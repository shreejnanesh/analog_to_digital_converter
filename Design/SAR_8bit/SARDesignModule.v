==> flow/design.v <==
module ADC_SAR1(
	output reg [7:0] digital_out,	 
	output out_flag,			 	 
	output sample,
	output [7:0] value,
	input cmp,
	input [63:0] analog_in,			 
	input clk,						 
	input enable					 
	);
	parameter STATE_WAIT = 0;
	parameter STATE_SAMPLE = 1;
	parameter STATE_CONVERT = 2;
	parameter STATE_DONE = 3;
	reg [1:0] state;
	reg [7:0] temp;
	reg [7:0] result;
	always@(posedge clk) begin
		if(!enable) 
			state <= STATE_WAIT;
		else begin
			case(state)
				STATE_WAIT:								 
					state <= STATE_SAMPLE;
				STATE_SAMPLE:begin						 
					state <= STATE_CONVERT;
					temp <= 8'b10000000;
					result <= 8'b0;
				end
				STATE_CONVERT:begin						
					if(cmp) 
						result <= result | temp;
					temp <= temp >> 1;
					if(temp[0]) 
						state <= STATE_DONE;
					end
				STATE_DONE:begin						 
					digital_out <= result;
					if(enable)
						state <= STATE_WAIT;
					end
			endcase
		end		
	end
	assign sample = (state == STATE_SAMPLE);
	assign value = result | temp;
	assign out_flag = (state == STATE_DONE);
endmodule
Tool chain data of ADC_SAR1
Tool output for the design above, in the order of the flow.
Lines are those of the file above, counted from 1.
Library cell names are shortened.
{"block": "setup", "top": "ADC_SAR1", "clock_port": "clk", "lib": "sky130hd", "corner": "tt_025C_1v80"}

Elaborated design
Counts by Yosys on the flattened word-level netlist (proc, flatten, opt, wreduce; memories kept). Register bits leave out memories and registers merged into their read ports (data or address). Print and check cells are left out. Cells with the same type and inputs are merged into one.
{"block": "word_totals", "output_inout_bits": 18, "elab_cells": 22, "n_memories": 0, "regBits": 26, "clocked_rd_ports_x_width": 0, "latch_bits": 0, "rom_bits": 0, "inputBits": 67, "ramBits": 0}
{"block": "op_classes", "n_shift": 0, "cmp": 0, "equal": 5, "div": 0, "bitwise": 1, "addsub": 0, "n_reduce_logical": 7, "mux": 5, "multipliers": 0}
{"block": "op_table", "op": "8-bit case mux with 2-bit select", "count": 2}
{"block": "op_table", "op": "8-bit OR", "count": 1}
{"block": "op_table", "op": "2-bit case mux with 4-bit select", "count": 1}
{"block": "op_table", "op": "8-bit 2-to-1 mux", "count": 1}
{"block": "op_table", "op": "2-bit AND reduction", "count": 3}
{"block": "op_table", "op": "2-bit == test with constant B", "count": 2}
{"block": "op_table", "op": "2-bit != test with constant B", "count": 2}
{"block": "op_table", "op": "4-bit nonzero test", "count": 1}
{"block": "op_table", "op": "3-bit AND reduction", "count": 1}
{"block": "op_table", "op": "2-bit by 1-bit == test with 1-bit output with constant B", "count": 1}
{"block": "op_table", "op": "2-bit logical NOT", "count": 1}
{"block": "op_table", "op": "2-bit nonzero test", "count": 1}
{"block": "op_table", "op": "2-bit 2-to-1 mux", "count": 1}

Depth
Depth = most cells in a row (Yosys ltp): at word level without a register or memory, in the mapped netlist without a sequential cell, where the memories' decode and read muxes count.
{"block": "depth", "word_depth": 3, "ABC_AREA": 0, "depth_mapped": 3, "mapped_depth_nobuf": 2}

Mapped cells and area
The flow's flattened synthesis, as Yosys stat reports it; memories are mapped. The netlist is that of the ABC_AREA named above (0 if unset); the other value can give another one.
{"block": "synth_totals", "mapped_cells": 63, "mapped_area_um2": 1033.5, "ff_cells": 28}
{"block": "types", "cell": "edfxtp_1", "count": 24, "area_total_um2": 720.691}
{"block": "types", "cell": "and2_1", "count": 17, "area_total_um2": 106.352}
{"block": "types", "cell": "dfxtp_1", "count": 4, "area_total_um2": 80.077}
{"block": "types", "cell": "or2_1", "count": 8, "area_total_um2": 50.048}
{"block": "types", "cell": "buf_6", "count": 2, "area_total_um2": 22.522}
{"block": "types", "cell": "o21a_1", "count": 2, "area_total_um2": 15.014}
{"block": "types", "cell": "nor2b_1", "count": 2, "area_total_um2": 12.512}
{"block": "types", "cell": "mux2i_1", "count": 1, "area_total_um2": 10.01}
{"block": "types", "cell": "and3_1", "count": 1, "area_total_um2": 6.256}
{"block": "types", "cell": "nand2b_1", "count": 1, "area_total_um2": 6.256}
{"block": "types", "cell": "inv_1", "count": 1, "area_total_um2": 3.754}

Timing after synthesis
Path of least setup slack by OpenSTA after synthesis, without wires, with an ideal clock, recovery checks aside; 20% of the period is set as input and as output delay. Where synthesis merged equal registers, the netlist keeps one of their names.
{"block": "synth_path", "kind": "input to register", "start": "input cmp", "end": "register result[0]", "path_delay_ns": 0.836, "clock_period_ns": 2.39, "path_buffers": 0, "path_stages": 2, "setup_ns": 0.373, "path_slack_ns": 1.075, "t_first_pin_ns": 0.478, "t_required_ns": 2.017, "in_delay_ns": 0.478, "arrival_time_ns": 0.941, "period_less_setup_slack_ns": 1.315}
"path_delay_ns" is the arrival time less input delay plus setup time.
"path_stages" counts driving pins, that of a launching flip-flop among them; a cell with two outputs on the path counts twice.
"period_less_setup_slack_ns" = period - worst setup slack (recovery checks aside). The figure is calculated, with input and output delays left at 20% of the set period.
The rows between start and end are the longest chain of elaborated cells between them; the timing report does not say that the signal goes this way. Where chains are equally long, one stands for them.
Each line given opens the expression or statement behind the cell; cells for indexed reads and writes are added by Yosys, which also makes memories of some case tables.
Only ways into the end's enable, where the timed path ends, are counted here.
{"block": "synth_between", "path_cell_list": "mux2i_1 -> nor2b_1", "elab_chain_cells": 2}
{"block": "synth_lines", "item": "from (decl)", "line": 6, "source": "input cmp,"}
{"block": "synth_lines", "item": "2-bit != test"}
{"block": "synth_lines", "item": "3-bit AND reduction"}
{"block": "synth_lines", "item": "to (assign)", "line": 28, "source": "result <= 8'b0;"}
{"block": "synth_lines", "item": "to (assign)", "line": 32, "source": "result <= result | temp;"}
{"block": "synth_lines", "item": "to (decl)", "line": 17, "source": "reg [7:0] result;"}

Timing after layout
Path of least setup slack in the final report of run A (OpenROAD, finished layout, wires in). Where an end is a register, its clock arrival counts in the times.
{"block": "layout_path", "kind": "register to output", "start": "register result[0]", "end": "output value[0]", "path_stages": 3, "t_first_pin_ns": 0.33, "arrival_time_ns": 1.17, "clock_period_ns": 1.24, "path_slack_ns": -0.17, "t_required_ns": 0.99, "path_buffers": 1}
The rows between start and end are the longest chain of elaborated cells between them; the timing report does not say that the signal goes this way. Where chains are equally long, one stands for them.
{"block": "layout_between", "path_cell_list": "edfxtp_1 -> or2_1 -> buf_2", "elab_chain_cells": 1}
{"block": "layout_lines", "item": "from (decl)", "line": 17, "source": "reg [7:0] result;"}
{"block": "layout_lines", "item": "from (assign)", "line": 28, "source": "result <= 8'b0;"}
{"block": "layout_lines", "item": "from (assign)", "line": 32, "source": "result <= result | temp;"}
{"block": "layout_lines", "item": "8-bit OR", "line": 46, "source": "assign value = result | temp;"}
{"block": "layout_lines", "item": "to (decl)", "line": 5, "source": "output [7:0] value,"}

Subject: flow runs of ADC_SAR1

Hi,

Stored flow runs of ADC_SAR1 (2 of them; Yosys, OpenROAD, sky130hd). They differ in their settings and are not a sequence. Constraints: input delay and output delay 20% of the set period each, output load 0.01 pF.
"achieved_period_ns" means the clock period less the worst setup slack. The figure is calculated, with input and output delays left at 20% of the set period.
"worst_path_allowed_less_slack_ns" is the time allowed to the run's worst setup path (the clock period less input and output delay, where it has them) less its slack. Clock arrival times count: a late capture clock shortens it, a late launch clock lengthens it.
"power_mw": no workload was simulated; the value follows from the tool's default switching activity.

{"run": "run A", "settings": { "period_ns": 1.24, "CORE_UTILIZATION": 57, "PLACE_DENSITY_LB_ADDON": 0.19, "CORE_ASPECT_RATIO": 0.72, "CELL_PAD_IN_SITES_GLOBAL_PLACEMENT": 2, "ABC_AREA": 0, "GPL_ROUTABILITY_DRIVEN": 0, "CTS_CLUSTER_SIZE": 56, "MIN_ROUTING_LAYER": "met1", "MAX_ROUTING_LAYER": "met5", "CAP_MARGIN": 20, "CORE_MARGIN": 2, "SLEW_MARGIN": 20 }, "results": { "synthesis_area_um2": 1033.5, "die_um2": 2174.2, "final_stdcell_area_um2": 1423.9, "fin_util_pct": 81.1, "fin_ws_ns": -0.174, "setupTns_ns": -1.225, "hold_ws_ns": 0.468, "power_mw": 1.807, "achieved_period_ns": 1.414, "worst_path_allowed_less_slack_ns": 1.17, "worst_setup_path_type": "register to output" }}
{"run": "run B", "settings": { "period_ns": 1.56, "CORE_UTILIZATION": 70, "SETUP_SLACK_MARGIN": 0.22, "PLACE_DENSITY": 0.58, "CORE_ASPECT_RATIO": 0.73, "CELL_PAD_IN_SITES_GLOBAL_PLACEMENT": 3, "GPL_TIMING_DRIVEN": 1, "MAX_ROUTING_LAYER": "met5", "CAP_MARGIN": 20, "CORE_MARGIN": 2, "SLEW_MARGIN": 20 }, "outcome": "no final report: placement broke off with GPL-0301"}

Regards
